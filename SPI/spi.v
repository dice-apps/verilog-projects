==> flow/design.v <==
module spi(
    input wire clk,
    input wire reset,
    input wire [15:0] data_in,  
    output wire spi_cs_L,  
    output wire spi_sclk,  
    output wire spi_data,  
    output wire [4:0]counter
);
reg [15:0]MOSI;  
reg [4:0]count;  
reg cs_l;  
reg sclk;
reg [2:0]state;
parameter S0 = 3'b000;
parameter S1 = 3'b001;
parameter S2 = 3'b010;
always @(posedge clk or posedge reset) begin
    if(reset) begin
        MOSI <= 16'b0;
        count <= 5'd16;
        cs_l <= 1'b1;
        sclk <= 1'b0;
        state <= S0;
    end
    else begin
        case (state)
            S0: begin
                sclk <= 1'b0;
                cs_l <= 1'b1; 
                state <= S1;
            end
            S1: begin
                sclk <= 1'b0;
                cs_l <= 1'b0;  
                MOSI <= data_in[count - 1];  
                count <= count - 1;
                state <= S2;
            end
            S2: begin
                sclk <= 1'b1;
                if(count > 0) state <= S1;
                else begin
                    count <= 16;
                    state <= 0;
                end
            end
            default: state <= 0;
        endcase
    end
end
assign spi_cs_L = cs_l;
    assign spi_sclk = sclk;
    assign spi_data = MOSI;
    assign counter = count;
endmodule
# Tool chain data of spi
# What the tools print for spi, step after step.
# Line numbers count from 1 in the design file above.
# Cell names lack the library's common part.
# The mark n/a stands for no value.
# inputs
design	spi
clk_port	clk
lib	sky130hd
pvt_corner	tt_025C_1v80

# After elaboration
# Counts by Yosys on the flattened word-level netlist (proc, flatten, opt, wreduce; memories kept). Register bits leave out memories and registers merged into their read ports (data or address). Print and check cells are left out.
# word_totals
wordCells	23
register_bits	10
output_inout_bits	8
# classes
cmp	1
add_sub_neg	1
reduce_logical	6
n_eq	3
shifts	1
mux	6
# ops
cell	n
indexed select 16 x 32 -> 1 bit	1
parallel mux 5 bit (select 2 bit)	1
nonzero test 2 bit	3
subtractor 5 x 1 -> 6 bit (second input constant)	1
parallel mux 2 bit (select 3 bit)	1
> comparator 5 x 1 -> 1 bit (second input constant)	1
two-way mux 5 bit	1
parallel mux 1 bit (select 2 bit)	2
zero test 3 bit	1
== test 2 x 1 -> 1 bit (second input constant)	1
== test 2 bit (second input constant)	1
inequality test 2 bit (second input constant)	1
AND reduction 2 bit	1
OR reduction 2 bit	1
two-way mux 1 bit	1

# Depth
# Longest topological path by Yosys (ltp), each cell counted once; first at word level (registers and memories cut), then after technology mapping (sequential cells cut; the memories' decode and read muxes count).
# logic_depth
depth_word	3
abc_area	1
ltp_mapped	12

# Synthesis result
# Source: synth_stat.txt of the flow (Yosys; design flattened, memories mapped). It holds for the ABC_AREA given above (unset counts as 0); a run with the other value may have another netlist.
# The area totals of this step are shown rounded.
# mapped
flip_flops	11
seq_area_um2	279.0
area_um2	706.9
stdcells	95
# types
cell_type	n
dfrtp_1	8
nand2_1	30
dfstp_2	3
nand3_1	11
inv_1	13
nand2_2	5
nand3_2	3
nor2_1	8
ha_1	2
buf_12	1
o21ai_0	4
o22ai_1	2
buf_6	1
inv_6	1
xnor2_1	1
xor2_1	1
a21oi_1	1

# Path before layout
# OpenSTA on the mapped netlist: ideal clock, no wires. The path of least setup slack (recovery checks aside). Input and output delay are each 20% of the period. Register names are those of the netlist, which keeps one name where synthesis merged equal registers.
# synth_timing
path_type	register to register
from	register count[0]
to	register MOSI[0]
period_ns	2.18
arrival_ns	1.566
slack_ns	0.498
delay_ns	1.682
required_time_ns	2.064
n_path_buf	2
path_stages	13
synth_period_reached_ns	1.682
# "delay_ns" = arrival - input delay + setup time.
# "path_stages": output pins that drive a net of the path, with the launching flip-flop's if there is one; two outputs of one cell count as two.
# "synth_period_reached_ns" = period - worst setup slack (recovery checks aside). The figure is calculated, with input and output delays left at 20% of the set period.
# Between the ends stands the longest chain of elaborated cells between them, by number of cells; it is not shown to be the way that was timed. Of several equally long chains one is given.
# Each line given opens the expression or statement behind the cell; cells for indexed reads and writes are added by Yosys, which also makes memories of some case tables.
# At most two assigning lines are given for a register; there are more.
# synth_via
path_cell_list	dfrtp_1 buf_6 inv_6 buf_12 ha_1 inv_1 nand3_1 nand2_1 nand2_1 nand3_1 nand2_1 nand2_1 nand2_1
elab_chain_len	2
cone_cells	2
classes_between	add/sub (1); shift (1)
# synth_lines
item	line_no	source
start: declaration	11	reg [4:0]count;
start: assignment	21	count <= 5'd16;
start: assignment	37	count <= count - 1;
subtractor 5 x 1 -> 6 bit	36	MOSI <= data_in[count - 1];
indexed select 16 x 32 -> 1 bit	36
end: assignment	20	MOSI <= 16'b0;
end: assignment	36
end: declaration	10	reg [15:0]MOSI;

# Timing after layout
# Path of least setup slack in the final report of stored run 1 (OpenROAD, finished layout, wires in). Where an end is a register, its clock arrival counts in the times.
# layout_timing
path_type	register to output
from	register count[0]
to	output port counter[0]
required_time_ns	2.31
arrival_ns	1.45
period_ns	2.89
path_stages	2
n_path_buf	1
slack_ns	0.86
output_delay_ns	0.58
# At most two assigning lines are given for a register; there are more.
# layout_via
path_cell_list	dfrtp_1 clkdlybuf4s50_1
elab_chain_len	0
cone_cells	0
# layout_lines
item	line_no	source
start: declaration	11	reg [4:0]count;
start: assignment	21	count <= 5'd16;
start: assignment	37	count <= count - 1;
end: declaration	8	output wire [4:0]counter

# Record of 2 stored runs of the RTL-to-layout flow on spi, platform sky130hd. The runs are unordered. Constraints: input delay and output delay 20% of the set period each, output load 0.01 pF.
# "period_reached_ns": clock period set for the run, less the worst setup slack. It is reckoned from that one timing run; input and output delays stay at 20% of the period that was set.
# "worst_setup_path_time_ns" is the time allowed to the run's worst setup path (the clock period less input and output delay, where it has them) less its slack. Clock arrival times count: a late capture clock shortens it, a late launch clock lengthens it.
# "power_total_uw": no workload was simulated; the value follows from the tool's default switching activity.
# Results are given in rounded form.
# A setting shown as n/a is not set for that run.
item,stored run 1,stored run 2
period_ns,2.89,4.3
CORE_UTILIZATION,56,25
SETUP_SLACK_MARGIN,0.08,0.37
PLACE_DENSITY_LB_ADDON,0.23,n/a
CORE_MARGIN,7,4
ABC_AREA,1,1
GPL_ROUTABILITY_DRIVEN,0,n/a
CTS_CLUSTER_DIAMETER,96,n/a
CAP_MARGIN,20,10
SLEW_MARGIN,20,20
CORE_ASPECT_RATIO,n/a,1.05
CELL_PAD_IN_SITES_GLOBAL_PLACEMENT,n/a,3
CELL_PAD_IN_SITES_DETAIL_PLACEMENT,n/a,0
CTS_CLUSTER_SIZE,n/a,17
MIN_ROUTING_LAYER,n/a,met2
tns_setup_ns,0.000,0.000
final_util_frac,0.85,0.373
layout_stdcell_area_um2,969.7,992.2
final_die_area_um2,2453,3743
yosys.chip_area_um2,706.9,706.9
worst_setup_path_time_ns,1.45,1.52
worstPathKind,register to output,register to output
hold_ws_ns,0.424,0.405
final_setup_ws_ns,0.862,1.922
period_reached_ns,2.028,2.378
power_total_uw,288.1,196.1
